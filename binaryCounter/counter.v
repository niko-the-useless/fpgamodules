==> flow/design.v <==
module counter
(
	input clk,
	output [5:0] led
);
localparam WAIT_TIME=2250000;
reg [5:0] ledCounter=0;
reg [23:0] clockCounter=0;
always @(posedge clk) begin
	clockCounter <= clockCounter +1;
	if (clockCounter == WAIT_TIME) begin
		clockCounter <= 0;
		ledCounter <= ledCounter+1;
	end
end
assign led=ledCounter;
endmodule
======== Reports on counter ========
What the tools print for counter, step after step.
Line numbers count from 1 in the design file above.
Operators: Yosys type, input widths -> output width; for muxes data width and select width s.
Library cell names are shortened.
The mark n/a stands for no value.
set-up
  design top .............................. counter
  clock port .............................. clk
  library ................................. sky130hd
  library corner .......................... tt_025C_1v80

======== Word level ========
Counts by Yosys on the flattened word-level netlist (proc, flatten, opt, wreduce; memories kept). Register bits leave out memories and registers merged into their read ports (data or address); mux counts leave out enables and synchronous resets folded into registers. Print and check cells are left out. Cells with the same type and inputs are merged into one.
word-level totals
  bits of input ports ..................... 1
  output and inout bits ................... 6
  register bits ........................... 30
  elaborated cells ........................ 5
operators by class
  equal/unequal tests ..................... 1
  $add $sub $neg .......................... 2
operator list
  cell                   count
  $add 24x1->24 const B  1
  $eq 24x22->1 const B   1
  $add 6x1->6 const B    1

======== Depth ========
Yosys ltp: most cells in a row. Word level: on the elaborated netlist, between registers, memories and ports. Mapped: between sequential cells and ports; inverters and the memories' decode and read muxes count.
depth
  depth in word-level cells ............... 1
  ABC_AREA ................................ 0
  depth in mapped cells ................... 7
  mapped depth without buffers ............ 6

======== Netlist ========
Yosys stat after the flow's synthesis: flattened, memories mapped to cells. It holds for the ABC_AREA given above (unset counts as 0); a run with the other value may have another netlist.
cell types
  cell       count  area in all (sq um)
  dfxtp_1    24     480.461
  edfxtp_1   6      180.173
  xnor2_1    16     140.134
  nand3_1    11     55.053
  xor2_1     6      52.55
  nor2_1     11     41.29
  ha_1       3      37.536
  nand2_1    9      33.782
  nand4_1    4      25.024
  nand4_4    1      21.27
  nor4_4     1      21.27
  nor3_1     4      20.019
  nor4_1     3      18.768
  and4_1     2      17.517
  xnor2_2    1      16.266
  a2111oi_2  1      15.014
  inv_1      4      15.014
  nand4_2    1      12.512
Not listed: further types 17, cells in them 19.
synthesis totals
  area of sequential cells ................ 0.0006606 sq mm
  cell area after synthesis ............... 0.0013438 sq mm
  mapped cells ............................ 127
  buffer cells ............................ 2
  flip-flops .............................. 30

======== Path before layout ========
Source: OpenSTA report_checks on the synthesized netlist (no wires, ideal clock, input and output delay 20% of the period each), path of least setup slack; recovery checks are left aside. Register names are those of the netlist, which keeps one name where synthesis merged equal registers.
path after synthesis
  kind .................................... register -> register
  start point ............................. register clockCounter[0]
  end point ............................... register ledCounter[0]
  data arrival time ....................... 1.356 ns
  buffers on the path ..................... 1
  period .................................. 2.27 ns
  setup time .............................. 0.321 ns
  data required time ...................... 1.949 ns
  path delay .............................. 1.677 ns
  launch time at the first pin ............ 0.000 ns
  path slack .............................. 0.593 ns
  stages .................................. 7
  synthesis period reached ................ 1.677 ns
"path delay" is the arrival time less input delay plus setup time.
"stages": output pins that drive a net of the path, with the launching flip-flop's if there is one; two outputs of one cell count as two.
"synthesis period reached" is the clock period less the worst setup slack; recovery checks do not enter. This is arithmetic on one report: input and output delays are still those of the set period (20% each).
The rows between start and end are the longest chain of elaborated cells between them; the timing report does not say that the signal goes this way. Where chains are equally long, one stands for them.
Each line given opens the expression or statement behind the cell; cells for indexed reads and writes are added by Yosys, which also makes memories of some case tables.
on the way, after synthesis
  path through ............................ dfxtp_1 -> inv_1 -> ha_1 -> nor4bb_1 -> nand2_1 -> nor3_1 -> buf_2
  length of the longest elaborated chain .. 1
  elaborated cells on any way between the ends .. 1
  RTL lines with such cells ............... 1
  those cells by class .................... 1 x eq/ne
RTL lines, path after synthesis
  item             line  RTL
  start, declared  8     reg [23:0] clockCounter=0;
  start, assigned  10    clockCounter <= clockCounter +1;
  start, assigned  12    clockCounter <= 0;
  $eq 24x22->1     11    if (clockCounter == WAIT_TIME) begin
  end, assigned    13    ledCounter <= ledCounter+1;
  end, declared    7     reg [5:0] ledCounter=0;

======== Timing after layout ========
Path of least setup slack in the final report of job 1 (OpenROAD, finished layout, wires in). Where an end is a register, its clock arrival counts in the times.
path after layout
  kind .................................... register -> register
  start point ............................. register clockCounter[0]
  end point ............................... register ledCounter[0]
  data arrival time ....................... 1.79 ns
  buffers on the path ..................... 1
  data required time ...................... 2.32 ns
  period .................................. 2.29 ns
  setup time .............................. 0.29 ns
  launch time at the first pin ............ 0.32 ns
  stages .................................. 7
  path slack .............................. 0.53 ns
The rows between start and end are the longest chain of elaborated cells between them; the timing report does not say that the signal goes this way. Where chains are equally long, one stands for them.
on the way, after layout
  path through ............................ dfxtp_1 -> inv_1 -> ha_1 -> nor4bb_1 -> nand2_1 -> nor3_2 -> buf_4
  length of the longest elaborated chain .. 1
  elaborated cells on any way between the ends .. 1
  RTL lines with such cells ............... 1
  those cells by class .................... 1 x eq/ne
RTL lines, path after layout
  item             line  RTL
  start, declared  8     reg [23:0] clockCounter=0;
  start, assigned  10    clockCounter <= clockCounter +1;
  start, assigned  12    clockCounter <= 0;
  $eq 24x22->1     11    if (clockCounter == WAIT_TIME) begin
  end, assigned    13    ledCounter <= ledCounter+1;
  end, declared    7     reg [5:0] ledCounter=0;

Lab notebook: counter

Module counter, platform sky130hd: 2 stored runs of the flow (Yosys, OpenROAD) with differing settings, in no particular order. Input and output delays are each 20% of the period that was set; the output load is 0.01 pF.
"achieved clock period" = clock period - worst setup slack. The figure is calculated, with input and output delays left at 20% of the set period.
"worst path time" means the part of the period allowed to the worst setup path (the constraints hold back 20% at inputs and 20% at outputs) less its slack; where the path has registers, the arrival times of their clocks count too.
"overall power": no workload was simulated; the value follows from the tool's default switching activity.

---- job 1 ----
settings
  period_ns = 2.29
  CAP_MARGIN = 20
  CORE_MARGIN = 2
  CORE_UTILIZATION = 40
  SLEW_MARGIN = 20
results
  die outline area ........................ 0.003839 sq mm
  lowest setup slack ...................... 0.528 ns
  utilization ............................. 46.1%
  cell area after synthesis ............... 0.0013438 sq mm
  standard-cell area of the final layout .. 0.001514 sq mm
  final worst hold slack .................. 0.476 ns
  achieved clock period ................... 1.762 ns
  setup total negative slack .............. 0.000 ns
  overall power ........................... 813.8 µW
  worst path time ......................... 1.76 ns
  critical path kind ...................... register -> register

---- job 2 ----
settings
  period_ns = 1.58
  CORE_UTILIZATION = 70
  PLACE_DENSITY = 0.85
  CELL_PAD_IN_SITES_GLOBAL_PLACEMENT = 1
  CELL_PAD_IN_SITES_DETAIL_PLACEMENT = 1
  ABC_AREA = 0
  GPL_TIMING_DRIVEN = 1
  CTS_CLUSTER_SIZE = 64
  CTS_CLUSTER_DIAMETER = 210
  CAP_MARGIN = 0
  CORE_MARGIN = 2
  SLEW_MARGIN = 20
results
  not finished: placement ended with error GPL-0301
